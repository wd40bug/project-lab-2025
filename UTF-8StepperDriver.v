==> flow/design.v <==
module StepperDriver(
    input  wire clk,         
    input  wire enable,      
    input  wire dir,         
    output reg  [3:0] coil   
);
    parameter STEP_DELAY = 1_000_000; 
    reg [1:0] state = 3'b000;          
    reg [24:0] counter = 0;           
    always @(posedge clk) begin
        if (enable) begin
            if (counter >= STEP_DELAY) begin
                counter = 0;
                if (dir)
                    state = state + 1;        
                else 
                    state = state - 1;        
            end else begin
                counter = counter + 1;
            end
            case (state)
                0: coil = 4'b0001;
                1: coil = 4'b0010;
                2: coil = 4'b0100;
                3: coil = 4'b1000;
            endcase
        end else begin
            counter = 0;   
        end
    end
endmodule
From RTL to reports: StepperDriver
Tool output for the design above, in the order of the flow.
Line numbers count from 1 in the design file above.
Operators: Yosys type, input widths -> output width; for muxes data width and select width s.
Library cell names are shortened.
{"block": "setup", "top_module": "StepperDriver", "clock_port": "clk", "library": "sky130hd", "pvt_corner": "tt_025C_1v80"}

Elaborated design
Yosys after proc, flatten, opt, wreduce and memory -nomap, before mapping. Memory bits, and registers merged into a memory's read port (data or address), are not among the register bits. Print and check cells are not counted. Equal cells are merged and count once.
{"block": "bits", "reg_bits": 31, "output_inout_bits": 4}
{"block": "classes", "logic": 1, "muxes": 4, "reduce_logical": 2, "eq_ne": 3, "cmp": 1, "addsub": 3}
{"block": "ops", "operator": "$add 25x1->25 const B", "n": 1}
{"block": "ops", "operator": "$ge 25x20->1 const B", "n": 1}
{"block": "ops", "operator": "$pmux 4 s4", "n": 1}
{"block": "ops", "operator": "$mux 2", "n": 3}
{"block": "ops", "operator": "$eq 2x2->1 const B", "n": 2}
{"block": "ops", "operator": "$add 2x1->2 const B", "n": 1}
{"block": "ops", "operator": "$sub 2x1->2 const B", "n": 1}
{"block": "ops", "operator": "$eq 2x1->1 const B", "n": 1}
{"block": "ops", "operator": "$logic_not 2->1", "n": 1}
{"block": "ops", "operator": "$reduce_or 2->1", "n": 1}
{"block": "ops", "operator": "$not 1->1", "n": 1}

Depth
Depth = most cells in a row (Yosys ltp): at word level without a register or memory, in the mapped netlist without a sequential cell, where the memories' decode and read muxes count.
{"block": "depth", "word_depth": 6, "abc_area": 0, "ltp_mapped": 8}

Netlist
Yosys stat after the flow's synthesis: flattened, memories mapped to cells. It holds for the ABC_AREA given above (unset counts as 0); a run with the other value may have another netlist.
{"block": "synth_totals", "mapped_area_um2": 1392.6, "buf_cells": 4, "stdcells": 141, "ff_cells": 31}
{"block": "types", "cell_type": "dfxtp_1", "n": 25, "type_area_um2": 500.48}
{"block": "types", "cell_type": "edfxtp_1", "n": 6, "type_area_um2": 180.173}
{"block": "types", "cell_type": "xnor2_1", "n": 11, "type_area_um2": 96.342}
{"block": "types", "cell_type": "xor2_1", "n": 10, "type_area_um2": 87.584}
{"block": "types", "cell_type": "nor2_1", "n": 23, "type_area_um2": 86.333}
{"block": "types", "cell_type": "nand3_1", "n": 9, "type_area_um2": 45.043}
{"block": "types", "cell_type": "nand4_1", "n": 6, "type_area_um2": 37.536}
{"block": "types", "cell_type": "ha_1", "n": 2, "type_area_um2": 25.024}
{"block": "types", "cell_type": "nand2_1", "n": 6, "type_area_um2": 22.522}
{"block": "types", "cell_type": "a211oi_4", "n": 1, "type_area_um2": 20.019}
{"block": "types", "cell_type": "nor4_1", "n": 3, "type_area_um2": 18.768}
{"block": "types", "cell_type": "and4_1", "n": 2, "type_area_um2": 17.517}
{"block": "types", "cell_type": "inv_1", "n": 4, "type_area_um2": 15.014}
{"block": "types", "cell_type": "nor3_1", "n": 3, "type_area_um2": 15.014}
{"block": "types", "cell_type": "o21ai_1", "n": 3, "type_area_um2": 15.014}
{"block": "types", "cell_type": "o31ai_1", "n": 2, "type_area_um2": 15.014}
{"block": "types", "cell_type": "and4bb_1", "n": 1, "type_area_um2": 12.512}
{"block": "types", "cell_type": "buf_6", "n": 1, "type_area_um2": 11.261}
Other cell types: 22; their cells: 23.

Path before layout
Path of least setup slack by OpenSTA after synthesis, without wires, with an ideal clock, recovery checks aside; 20% of the period is set as input and as output delay. Where synthesis merged equal registers, the netlist keeps one of their names.
{"block": "synth_timing", "path_kind": "register -> register", "from": "register counter[22]", "to": "register coil[2]", "delay_ns": 1.693, "setup_slack_ns": -0.074, "tclk_ns": 1.62, "launch_ns": 0.000, "setup_time_ns": 0.169, "arrival_ns": 1.524, "path_buffers": 0, "t_required_ns": 1.451, "driving_pins": 6, "period_less_setup_slack_ns": 1.694}
"delay_ns" = arrival - input delay + setup time.
"driving_pins": output pins that drive a net of the path, with the launching flip-flop's if there is one; two outputs of one cell count as two.
"period_less_setup_slack_ns" is the clock period less the worst setup slack; recovery checks do not enter. This is arithmetic on one report: input and output delays are still those of the set period (20% each).
Between the ends stands the longest chain of elaborated cells between them, by number of cells; it is not shown to be the way that was timed. Of several equally long chains one is given.
A line is the first line of the expression or statement that the cell stems from. Yosys adds cells for indexed reads and writes and turns some case tables into memories.
A register here has more assigning lines than the two given.
{"block": "synth_between", "path_cell_list": "dfxtp_1 > or4_4 > nor2_4 > o21ai_2 > or4b_1 > o31ai_1", "elab_chain_len": 5}
{"block": "synth_rtl", "item": "start: declaration", "line": 9, "source": "reg [24:0] counter = 0;"}
{"block": "synth_rtl", "item": "start: assignment", "line": 13, "source": "counter = 0;"}
{"block": "synth_rtl", "item": "start: assignment", "line": 19, "source": "counter = counter + 1;"}
{"block": "synth_rtl", "item": "$ge 25x20->1", "line": 12, "source": "if (counter >= STEP_DELAY) begin"}
{"block": "synth_rtl", "item": "$mux 2", "line": 12}
{"block": "synth_rtl", "item": "$mux 2", "line": 11, "source": "if (enable) begin"}
{"block": "synth_rtl", "item": "$eq 2x2->1", "line": 21, "source": "case (state)"}
{"block": "synth_rtl", "item": "$pmux 4 s4", "line": 21}
{"block": "synth_rtl", "item": "end: assignment", "line": 22, "source": "0: coil = 4'b0001;"}
{"block": "synth_rtl", "item": "end: assignment", "line": 23, "source": "1: coil = 4'b0010;"}
{"block": "synth_rtl", "item": "end: declaration", "line": 5, "source": "output reg  [3:0] coil"}

Path in the finished layout
Path of least setup slack in the final report of flow run B (OpenROAD, finished layout, wires in). Where an end is a register, its clock arrival counts in the times.
{"block": "layout_timing", "path_kind": "register -> register", "from": "register counter[22]", "to": "register coil[2]", "arrival_ns": 1.99, "setup_slack_ns": 0.01, "setup_time_ns": 0.16, "t_required_ns": 2.00, "launch_ns": 0.33, "driving_pins": 6, "path_buffers": 0, "tclk_ns": 1.82}
Between the ends stands the longest chain of elaborated cells between them, by number of cells; it is not shown to be the way that was timed. Of several equally long chains one is given.
A register here has more assigning lines than the two given.
{"block": "layout_between", "path_cell_list": "dfxtp_1 > or4_4 > nor2_4 > o21ai_4 > or4b_4 > o31ai_2", "elab_chain_len": 5}
{"block": "layout_rtl", "item": "start: declaration", "line": 9, "source": "reg [24:0] counter = 0;"}
{"block": "layout_rtl", "item": "start: assignment", "line": 13, "source": "counter = 0;"}
{"block": "layout_rtl", "item": "start: assignment", "line": 19, "source": "counter = counter + 1;"}
{"block": "layout_rtl", "item": "$ge 25x20->1", "line": 12, "source": "if (counter >= STEP_DELAY) begin"}
{"block": "layout_rtl", "item": "$mux 2", "line": 12}
{"block": "layout_rtl", "item": "$mux 2", "line": 11, "source": "if (enable) begin"}
{"block": "layout_rtl", "item": "$eq 2x2->1", "line": 21, "source": "case (state)"}
{"block": "layout_rtl", "item": "$pmux 4 s4", "line": 21}
{"block": "layout_rtl", "item": "end: assignment", "line": 22, "source": "0: coil = 4'b0001;"}
{"block": "layout_rtl", "item": "end: assignment", "line": 23, "source": "1: coil = 4'b0010;"}
{"block": "layout_rtl", "item": "end: declaration", "line": 5, "source": "output reg  [3:0] coil"}

--- measured runs ---
Flow measurements of StepperDriver on sky130hd: 2 stored runs with different settings, listed in no order. Input and output delays are each 20% of the period that was set; the output load is 0.01 pF.
"achievedPeriod_ns" = clock period - worst setup slack. The figure is calculated, with input and output delays left at 20% of the set period.

{"run": "flow run A", "settings": { "period_ns": 2.06, "CORE_UTILIZATION": 66, "PLACE_DENSITY_LB_ADDON": 0.01, "CORE_ASPECT_RATIO": 1.65, "CORE_MARGIN": 5, "CELL_PAD_IN_SITES_GLOBAL_PLACEMENT": 2, "CELL_PAD_IN_SITES_DETAIL_PLACEMENT": 1, "TNS_END_PERCENT": 10, "ABC_AREA": 1, "GPL_TIMING_DRIVEN": 1, "CTS_CLUSTER_SIZE": 35, "CAP_MARGIN": 35, "SLEW_MARGIN": 20 }, "outcome": "did not finish, placement stopped with FLW-0024"}
{"run": "flow run B", "settings": { "period_ns": 1.82, "CORE_UTILIZATION": 62, "CAP_MARGIN": 20, "CORE_MARGIN": 2, "SLEW_MARGIN": 20 }, "results": { "tns_setup_ns": 0.000, "setup_ws_ns": 0.010, "post_route_util_frac": 0.74, "layout_stdcell_area_um2": 1605.3, "synth_chip_area_um2": 1392.6, "design.die.area_um2": 2641.4, "achievedPeriod_ns": 1.810, "holdWs_ns": 0.517 }}
--- end ---
