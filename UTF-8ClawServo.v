==> flow/design.v <==
`timescale 1ns/1ps
module ClawServo #(
  parameter integer PERIOD_COUNT = 21'd2_000_000,
  parameter integer STEP_SIZE = 1,
  parameter integer STEP_BITS = 4
)(
  input  wire       clk,      
  input  wire[1:0]  ctrl,     
  output wire       pwm_out,   
  output wire        static
);
  localparam integer NEUTRAL_TICKS = 21'd150_000;
  localparam integer CLOSE_TICKS = 21'd200_000;
  reg [20:0] goal;
  reg [STEP_BITS:0] counter = 0;
  reg [20:0] pw_ctrl = NEUTRAL_TICKS;
  wire [20:0] pw;
  assign static = goal == pw_ctrl;
  assign pw = goal != 0 ?  pw_ctrl : 0;
  always @(posedge clk) begin 
    case (ctrl)
      2'b00: goal=0;
      2'b01: goal= CLOSE_TICKS;
      2'b10: goal= CLOSE_TICKS;
      2'b11: goal= NEUTRAL_TICKS;
    endcase
    if (goal != 0 && goal != pw_ctrl) begin 
      if (counter == 0) begin 
        if (pw_ctrl > goal) begin 
          pw_ctrl =pw_ctrl - STEP_SIZE;
        end else begin 
          pw_ctrl = pw_ctrl + STEP_SIZE;
        end
      end
      counter = counter + 1;
    end
  end
  ServoPWM #(
    .PERIOD_COUNT(PERIOD_COUNT)
  ) pwmgen (
    .clk              (clk),
    .pulse_width_count(pw),
    .pwm_out          (pwm_out)
  );
endmodule
`timescale 1ns/1ps
module ServoPWM #(
  parameter integer PERIOD_COUNT = 21'd2_000_000   
)(
  input  wire        clk,                
  input  wire [20:0] pulse_width_count,  
  output reg         pwm_out = 1'b0      
);
  reg [20:0] counter = 1;
  always @(posedge clk) begin
    if (counter >= PERIOD_COUNT)
      counter <= 1;
    else
      counter <= counter + 1;
    pwm_out <= (counter < pulse_width_count);
  end
endmodule
Reports on ClawServo
The steps from the RTL of ClawServo to its reports follow in flow order.
Lines are those of the file above, counted from 1.
Library cell names are shortened.
{"block": "setup", "top_module": "ClawServo", "clock": "clk", "cell_library": "sky130hd", "corner": "tt_025C_1v80"}

Elaborated design
Yosys after proc, flatten, opt, wreduce and memory -nomap, before mapping. Enables and synchronous resets that opt folds into registers are not counted as muxes. Memory bits, and registers merged into a memory's read port (data or address), are not among the register bits. Print and check cells are not counted. Equal cells are merged and count once.
{"block": "classes", "n_mux": 3, "n_cmp": 3, "eq_ne": 5, "n_addsub": 4, "reduce_and_logical": 7}
{"block": "ops", "cell": "parallel mux 21 bit (select 3 bit)", "n": 1}
{"block": "ops", "cell": "adder 21 x 1 -> 21 bit (second input constant)", "n": 2}
{"block": "ops", "cell": "nonzero test 21 bit", "n": 2}
{"block": "ops", "cell": "two-way mux 21 bit", "n": 2}
{"block": "ops", "cell": "subtractor 21 x 1 -> 21 bit (second input constant)", "n": 1}
{"block": "ops", "cell": "greater-than comparator 21 bit", "n": 1}
{"block": "ops", "cell": "< comparator 21 bit", "n": 1}
{"block": "ops", "cell": "greater-or-equal comparator 21 bit (second input constant)", "n": 1}
{"block": "ops", "cell": "== test 21 bit", "n": 1}
{"block": "ops", "cell": "!= test 21 bit", "n": 1}
{"block": "ops", "cell": "adder 5 x 1 -> 5 bit (second input constant)", "n": 1}
{"block": "ops", "cell": "zero test 5 bit", "n": 1}
{"block": "ops", "cell": "== test 2 bit (second input constant)", "n": 2}
{"block": "ops", "cell": "== test 2 x 1 -> 1 bit (second input constant)", "n": 1}
{"block": "ops", "cell": "zero test 2 bit", "n": 1}
{"block": "ops", "cell": "AND reduction 2 bit", "n": 1}
{"block": "ops", "cell": "OR reduction 2 bit", "n": 1}
{"block": "ops", "cell": "logical AND 1 bit", "n": 1}
{"block": "bits", "out_inout_bits": 2, "word_cells": 27, "regBits": 69, "input_bits": 3}

Depth
Longest topological path by Yosys (ltp), each cell counted once; first at word level (registers and memories cut), then after technology mapping (sequential cells cut; the memories' decode and read muxes count).
{"block": "depth", "depth_word": 6, "ABC_AREA": 0, "mapped_depth": 18, "ltp_nobuf": 17}

Mapped cells and area
Source: synth_stat.txt of the flow (Yosys; design flattened, memories mapped). It holds for the ABC_AREA given above (unset counts as 0); a run with the other value may have another netlist.
{"block": "mapped", "sequential_area_mm2": 0.0012812, "mapped_cells": 412, "ffs": 51, "yosys_area_mm2": 0.0037561, "buffers": 9}
{"block": "types", "type": "edfxtp_1", "n": 26, "area_total_um2": 780.749}
{"block": "types", "type": "ha_1", "n": 52, "area_total_um2": 650.624}
{"block": "types", "type": "dfxtp_1", "n": 25, "area_total_um2": 500.48}
{"block": "types", "type": "xor2_1", "n": 24, "area_total_um2": 210.202}
{"block": "types", "type": "nor2_1", "n": 40, "area_total_um2": 150.144}
{"block": "types", "type": "nand2_1", "n": 38, "area_total_um2": 142.637}
{"block": "types", "type": "xnor2_1", "n": 16, "area_total_um2": 140.134}
{"block": "types", "type": "nand3_1", "n": 22, "area_total_um2": 110.106}
{"block": "types", "type": "a21o_1", "n": 13, "area_total_um2": 97.594}
{"block": "types", "type": "inv_1", "n": 24, "area_total_um2": 90.086}
{"block": "types", "type": "a21oi_1", "n": 17, "area_total_um2": 85.082}
{"block": "types", "type": "nand4_1", "n": 12, "area_total_um2": 75.072}
{"block": "types", "type": "and3_1", "n": 10, "area_total_um2": 62.56}
{"block": "types", "type": "o21ai_0", "n": 9, "area_total_um2": 45.043}
{"block": "types", "type": "nor4_1", "n": 6, "area_total_um2": 37.536}
{"block": "types", "type": "o211ai_1", "n": 5, "area_total_um2": 37.536}
{"block": "types", "type": "a211oi_1", "n": 4, "area_total_um2": 30.029}
{"block": "types", "type": "nor3_1", "n": 6, "area_total_um2": 30.029}
Other cell types: 31; their cells: 63.
By module: a second synthesis without flattening, with its own total; a netlist apart from the flattened one above.
{"block": "hier_totals", "cells_unflattened": 458, "hier_area_mm2": 0.0040138}
Rows give one instance, submodules left out.
{"block": "modules", "module": "ClawServo", "seq_area_mm2": 0.0008408, "mod_area_mm2": 0.0026012, "n_cells": 286, "instances": 1}
{"block": "modules", "module": "ServoPWM #(PERIOD_COUNT=2000000)", "seq_area_mm2": 0.0004404, "mod_area_mm2": 0.0014126, "n_cells": 172, "instances": 1}

Timing after synthesis
Source: OpenSTA report_checks on the synthesized netlist (no wires, ideal clock, input and output delay 20% of the period each), path of least setup slack; recovery checks are left aside. Register names are those of the netlist, which keeps one name where synthesis merged equal registers.
{"block": "synth_timing", "path_kind": "input-to-reg", "startpoint": "input ctrl[0]", "endpoint": "register pw_ctrl[17]", "t_arrival_ns": 5.779, "period_ns": 10.1, "in_delay_ns": 2.020, "required_ns": 9.834, "setup_ns": 0.266, "stages": 18, "setup_slack_ns": 4.055, "t_first_pin_ns": 2.020, "path_delay_ns": 4.025, "n_path_buf": 1, "synth_period_reached_ns": 6.045}
"path_delay_ns" = arrival - input delay + setup time.
"stages" counts driving pins, that of a launching flip-flop among them; a cell with two outputs on the path counts twice.
"synth_period_reached_ns" = period - worst setup slack (recovery checks aside). The figure is calculated, with input and output delays left at 20% of the set period.
The rows between start and end are the longest chain of elaborated cells between them; the timing report does not say that the signal goes this way. Where chains are equally long, one stands for them.
A line is the first line of the expression or statement that the cell stems from. Yosys adds cells for indexed reads and writes and turns some case tables into memories.
Ways into the end's enable are left out, as the timed path ends at the data pin.
{"block": "synth_between", "path_cell_list": "inv_1 -> ha_1 -> inv_1 -> ha_1 -> and3_1 -> nand3_1 -> nor4_1 -> a2111o_1 -> nor2_1 -> nor2_1 -> ha_1 -> buf_2 -> a21oi_1 -> nor2b_1 -> o21a_1 -> a311oi_2 -> o221ai_1 -> xor2_1", "elab_chain_cells": 5, "cells_between": 8, "cone_lines": 2, "cone_classes": "compare: 1; eq/ne: 3; mux: 2; reduce/logical: 2"}
{"block": "synth_lines", "item": "from (decl)", "line_no": 8, "text": "input  wire[1:0]  ctrl,"}
{"block": "synth_lines", "item": "== test 2 bit", "line_no": 21, "text": "case (ctrl)"}
{"block": "synth_lines", "item": "OR reduction 2 bit"}
{"block": "synth_lines", "item": "parallel mux 21 bit (select 3 bit)", "line_no": 21}
{"block": "synth_lines", "item": "greater-than comparator 21 bit", "line_no": 29}
{"block": "synth_lines", "item": "two-way mux 21 bit", "line_no": 29}
{"block": "synth_lines", "item": "to (assign)", "line_no": 30, "text": "pw_ctrl =pw_ctrl - STEP_SIZE;"}
{"block": "synth_lines", "item": "to (assign)", "line_no": 32, "text": "pw_ctrl = pw_ctrl + STEP_SIZE;"}
{"block": "synth_lines", "item": "to (decl)", "line_no": 16, "text": "reg [20:0] pw_ctrl = NEUTRAL_TICKS;"}

Path in the finished layout
Path of least setup slack in the final report of record 2 (OpenROAD, finished layout, wires in). Where an end is a register, its clock arrival counts in the times.
{"block": "layout_timing", "path_kind": "input-to-reg", "startpoint": "input ctrl[0]", "endpoint": "register pw_ctrl[20]", "required_ns": 4.15, "n_path_buf": 1, "in_delay_ns": 0.82, "setup_slack_ns": 0.03, "setup_ns": 0.24, "period_ns": 4.08, "t_first_pin_ns": 0.82, "t_arrival_ns": 4.12, "stages": 17}
The rows between start and end are the longest chain of elaborated cells between them; the timing report does not say that the signal goes this way. Where chains are equally long, one stands for them.
Ways into the end's enable are left out, as the timed path ends at the data pin.
{"block": "layout_between", "path_cell_list": "buf_8 -> ha_4 -> inv_4 -> ha_4 -> a211o_1 -> a21oi_2 -> o21ai_1 -> a2111o_1 -> nor2_4 -> nor2_4 -> ha_4 -> and3_4 -> a221o_1 -> a21oi_2 -> o211ai_2 -> a221oi_2 -> xor2_1", "elab_chain_cells": 5, "cells_between": 8, "cone_lines": 2, "cone_classes": "compare: 1; eq/ne: 3; mux: 2; reduce/logical: 2"}
{"block": "layout_lines", "item": "from (decl)", "line_no": 8, "text": "input  wire[1:0]  ctrl,"}
{"block": "layout_lines", "item": "== test 2 bit", "line_no": 21, "text": "case (ctrl)"}
{"block": "layout_lines", "item": "OR reduction 2 bit"}
{"block": "layout_lines", "item": "parallel mux 21 bit (select 3 bit)", "line_no": 21}
{"block": "layout_lines", "item": "greater-than comparator 21 bit", "line_no": 29}
{"block": "layout_lines", "item": "two-way mux 21 bit", "line_no": 29}
{"block": "layout_lines", "item": "to (assign)", "line_no": 30, "text": "pw_ctrl =pw_ctrl - STEP_SIZE;"}
{"block": "layout_lines", "item": "to (assign)", "line_no": 32, "text": "pw_ctrl = pw_ctrl + STEP_SIZE;"}
{"block": "layout_lines", "item": "to (decl)", "line_no": 16, "text": "reg [20:0] pw_ctrl = NEUTRAL_TICKS;"}

==> runs of ClawServo <==
Top module ClawServo; platform sky130hd; tools Yosys and OpenROAD; 2 stored runs in no particular order. Input and output delays are each 20% of the period that was set; the output load is 0.01 pF.
"period_reached_ns": clock period set for the run, less the worst setup slack. It is reckoned from that one timing run; input and output delays stay at 20% of the period that was set.
By "timing.worst_path_ns" is meant the share of the clock period that the worst setup path is allowed (20% is reserved at inputs, 20% at outputs), minus its slack. Clock arrival times at its registers enter into it.
"total_power_uw" rests on the timing tool's default activity at the inputs, not on a simulated workload.

{"run": "record 1", "settings": { "period_ns": 8.26, "CORE_UTILIZATION": 56, "PLACE_DENSITY": 0.64, "HOLD_SLACK_MARGIN": -0.07, "CELL_PAD_IN_SITES_DETAIL_PLACEMENT": 2, "GPL_TIMING_DRIVEN": 0, "CTS_CLUSTER_DIAMETER": 67, "MIN_ROUTING_LAYER": "met2", "MAX_ROUTING_LAYER": "met5", "CAP_MARGIN": 20, "CORE_MARGIN": 2, "SLEW_MARGIN": 20 }, "outcome": "not finished: placement ended with error DPL-0033"}
{"run": "record 2", "settings": { "period_ns": 4.08, "CAP_MARGIN": 20, "CORE_MARGIN": 2, "CORE_UTILIZATION": 40, "SLEW_MARGIN": 20 }, "results": { "timing.setup.ws_ns": 0.026, "finish.stdcell_area_mm2": 0.0048584, "total_power_uw": 1341, "final_hold_ws_ns": 0.516, "ys_area_mm2": 0.0037561, "period_reached_ns": 4.054, "final_util_pct": 52.8, "dieArea_mm2": 0.0101818, "timing.worst_path_ns": 3.24, "path_kind": "input-to-reg", "fin_tns_ns": 0.000 }}
